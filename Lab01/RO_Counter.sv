==> flow/design.v <==
`timescale 1ns / 1ps
(* DONT_TOUCH = "yes" *)
module RO_Counter(
    input CLK,
    input EN,
    input RST,
    output reg [32:0] COUNT,
    output reg DONE
    );
    always @ (posedge CLK)
    begin
        if(EN==1'b1 && RST == 1'b0) begin
            COUNT += 1;
            DONE = 1'b0;
        end
        if(RST==1'b1) begin
            COUNT <= 0;
        end
        else begin
            DONE = 1'b1;
        end
    end
endmodule
Step by step through the tools: RO_Counter --
What the tools print for RO_Counter, step after step. Lines are those of the file above, counted from 1. Cell names lack the library's common part. Not given: n/a
Design: top module RO_Counter, clock input CLK, library sky130hd, library corner tt_025C_1v80

Word level --
Counts by Yosys on the flattened word-level netlist (proc, flatten, opt, wreduce; memories kept). Register bits leave out memories and registers merged into their read ports (data or address); mux counts leave out enables and synchronous resets folded into registers. Print and check cells are left out. Cells with the same type and inputs are merged into one.
Word-level totals: bits of input ports 3, flip-flop bits (word level) 34, cells after elaboration 5, output and inout bits 34
Operators by class: reduce/logical cells 1, bitwise logic cells 1, add/subtract/negate cells 1
Operators by type and width (count):
- adder 33 x 1 -> 33 bit with constant B | 1
- logical AND 1 bit | 1
- inverter 1 bit | 1

Logic depth --
Depth = most cells in a row (Yosys ltp): at word level without a register or memory, in the mapped netlist without a sequential cell, where the memories' decode and read muxes count.
Logic depth: depth in word-level cells 2, ABC_AREA 0, gate-level depth with buffers 6, gate-level depth less buffers 5

After synthesis --
The flow's flattened synthesis, as Yosys stat reports it; memories are mapped. The netlist is that of the ABC_AREA named above (0 if unset); the other value can give another one.
Synthesis totals: mapped cells 187, flip-flop cells 34, sequential part of the area 680.7 sq um, buffers 7, mapped area 1640.3 sq um
Cell types:
- dfxtp_1 | count 34, area in all 680.653 sq um
- o31ai_1 | count 13, area in all 97.594 sq um
- or4_1 | count 13, area in all 97.594 sq um
- a21oi_1 | count 16, area in all 80.077 sq um
- nor2_1 | count 17, area in all 63.811 sq um
- nand4_1 | count 10, area in all 62.56 sq um
- xnor2_1 | count 7, area in all 61.309 sq um
- nand3_1 | count 11, area in all 55.053 sq um
- xor2_1 | count 6, area in all 52.55 sq um
- nand2_1 | count 12, area in all 45.043 sq um
- and4_1 | count 5, area in all 43.792 sq um
- nor4_1 | count 5, area in all 31.28 sq um
- mux2_2 | count 2, area in all 22.522 sq um
- nand4_4 | count 1, area in all 21.27 sq um
- mux2i_1 | count 2, area in all 20.019 sq um
- nor3_1 | count 4, area in all 20.019 sq um
- nand2b_1 | count 3, area in all 18.768 sq um
- nand4b_1 | count 2, area in all 17.517 sq um
Other cell types: 14; their cells: 24.

Worst setup path after synthesis --
Source: OpenSTA report_checks on the synthesized netlist (no wires, ideal clock, input and output delay 20% of the period each), path of least setup slack; recovery checks are left aside. Register names are those of the netlist, which keeps one name where synthesis merged equal registers.
Path after synthesis: path type register to register, from register COUNT[0], to register COUNT[30], arrival time 2099 ps, path buffers 1, launch time at the first pin 0 ps, setup time 121 ps, required time 2889 ps, period 3010 ps, stages on the path 7, delay of the path 2220 ps, slack 790 ps, synthesis period reached 2220 ps
"delay of the path" is the arrival time less input delay plus setup time. "stages on the path" counts driving pins, that of a launching flip-flop among them; a cell with two outputs on the path counts twice. "synthesis period reached" is the clock period less the worst setup slack; recovery checks do not enter. This is arithmetic on one report: input and output delays are still those of the set period (20% each). The rows between start and end are the longest chain of elaborated cells between them; the timing report does not say that the signal goes this way. Where chains are equally long, one stands for them. Each line given opens the expression or statement behind the cell; cells for indexed reads and writes are added by Yosys, which also makes memories of some case tables.
On the way, after synthesis: cells stage by stage dfxtp_1 ha_1 nand4_4 or4_1 buf_2 nor4_1 mux2_2, cells in the longest elaborated chain 1, elaborated cells on any way between the ends 1, source lines of those cells 1, those cells by class add/sub (1)
RTL lines, path after synthesis:
- from (decl) | RTL line 7 | output reg [32:0] COUNT,
- from (assign) | RTL line 17 | COUNT <= 0;
- adder 33 x 1 -> 33 bit | RTL line 13 | COUNT += 1;
- to (assign) | RTL line 17
- to (decl) | RTL line 7

Worst path after layout --
From the final timing report of record 1: the path of least setup slack in the routed layout; clock arrival at registers is part of the times. The path's times are printed in steps of 10 ps; the period is the one set.
Path post-layout: path type register to register, from register COUNT[15], to register COUNT[26], slack -410 ps, path buffers 1, launch time at the first pin 290 ps, required time 1660 ps, arrival time 2070 ps, period 1440 ps, stages on the path 6, setup time 60 ps
The rows between start and end are the longest chain of elaborated cells between them; the timing report does not say that the signal goes this way. Where chains are equally long, one stands for them.
On the way, post-layout: cells stage by stage dfxtp_2 nand3_2 or4_4 buf_6 or4_4 a21oi_2, cells in the longest elaborated chain 1, elaborated cells on any way between the ends 1, source lines of those cells 1, those cells by class add/sub (1)
RTL lines, path post-layout:
- from (decl) | RTL line 7 | output reg [32:0] COUNT,
- from (assign) | RTL line 17 | COUNT <= 0;
- adder 33 x 1 -> 33 bit | RTL line 13 | COUNT += 1;
- to (assign) | RTL line 17
- to (decl) | RTL line 7

Data sheet: physical implementation of RO_Counter

Module RO_Counter, platform sky130hd: 2 stored runs of the flow (Yosys, OpenROAD) with differing settings, in no particular order. Input and output delays are each 20% of the period that was set; the output load is 0.01 pF.
"reached clock period" means the clock period less the worst setup slack. The figure is calculated, with input and output delays left at 20% of the set period.
"time used up by the worst setup path" is the time allowed to the run's worst setup path (the clock period less input and output delay, where it has them) less its slack. Clock arrival times count: a late capture clock shortens it, a late launch clock lengthens it.
"power consumption" rests on the timing tool's default activity at the inputs, not on a simulated workload.
"time used up by the worst setup path" is given in steps of 10 ps.

[record 1] flow files
==> flow/run.sh <==
#!/bin/bash
# the make line also repeats the synthesis and layout settings of config.mk as NAME=value (left out here)
make -C /OpenROAD-flow-scripts/flow DESIGN_CONFIG=/design/flow/config.mk WORK_HOME=/design/flow/orfs CLKGATE_MAP_FILE= finish
==> flow/config.mk <==
export PLATFORM = sky130hd
export DESIGN_NAME = RO_Counter
export DESIGN_NICKNAME = RO_Counter
export VERILOG_FILES = /design/flow/design.v
export SDC_FILE = /design/flow/constraint.sdc
export NUM_CORES = 4
export LEC_CHECK = 0
export ABC_AREA = 0
export CAP_MARGIN = 20
export CELL_PAD_IN_SITES_GLOBAL_PLACEMENT = 2
export CORE_MARGIN = 7
export CORE_UTILIZATION = 19
export MIN_ROUTING_LAYER = met1
export PLACE_DENSITY = 0.78
export SETUP_SLACK_MARGIN = 0.32
export SLEW_MARGIN = 20
==> flow/constraint.sdc <==
create_clock -name core_clock -period 1.44 [get_ports {CLK}]
set_input_delay 0.2880 -clock core_clock [delete_from_list [all_inputs] [get_ports {CLK}]]
set_output_delay 0.2880 -clock core_clock [all_outputs]
set_load 0.01 [all_outputs]

[record 1] result: standard-cell area after routing 3253.1 sq um; total die area 11430.8 sq um; Yosys chip area after synthesis 1640.3 sq um; power consumption 0.001809 W; reached clock period 1852 ps; time used up by the worst setup path 1850 ps; class of the worst setup path register to register; setup slack of the critical path -412 ps; utilization of the finished layout 39.2%

[record 2] flow files
==> flow/run.sh <==
#!/bin/bash
# the make line also repeats the synthesis and layout settings of config.mk as NAME=value (left out here)
make -C /OpenROAD-flow-scripts/flow DESIGN_CONFIG=/design/flow/config.mk WORK_HOME=/design/flow/orfs CLKGATE_MAP_FILE= finish
==> flow/config.mk <==
export PLATFORM = sky130hd
export DESIGN_NAME = RO_Counter
export DESIGN_NICKNAME = RO_Counter
export VERILOG_FILES = /design/flow/design.v
export SDC_FILE = /design/flow/constraint.sdc
export NUM_CORES = 4
export LEC_CHECK = 0
export CAP_MARGIN = 20
export CELL_PAD_IN_SITES_GLOBAL_PLACEMENT = 1
export CORE_MARGIN = 7
export CORE_UTILIZATION = 57
export GPL_ROUTABILITY_DRIVEN = 0
export PLACE_DENSITY = 0.51
export SLEW_MARGIN = 20
export TNS_END_PERCENT = 100
==> flow/constraint.sdc <==
create_clock -name core_clock -period 2.92 [get_ports {CLK}]
set_input_delay 0.5840 -clock core_clock [delete_from_list [all_inputs] [get_ports {CLK}]]
set_output_delay 0.5840 -clock core_clock [all_outputs]
set_load 0.01 [all_outputs]

[record 2] result: no final report: placement broke off with GPL-0301
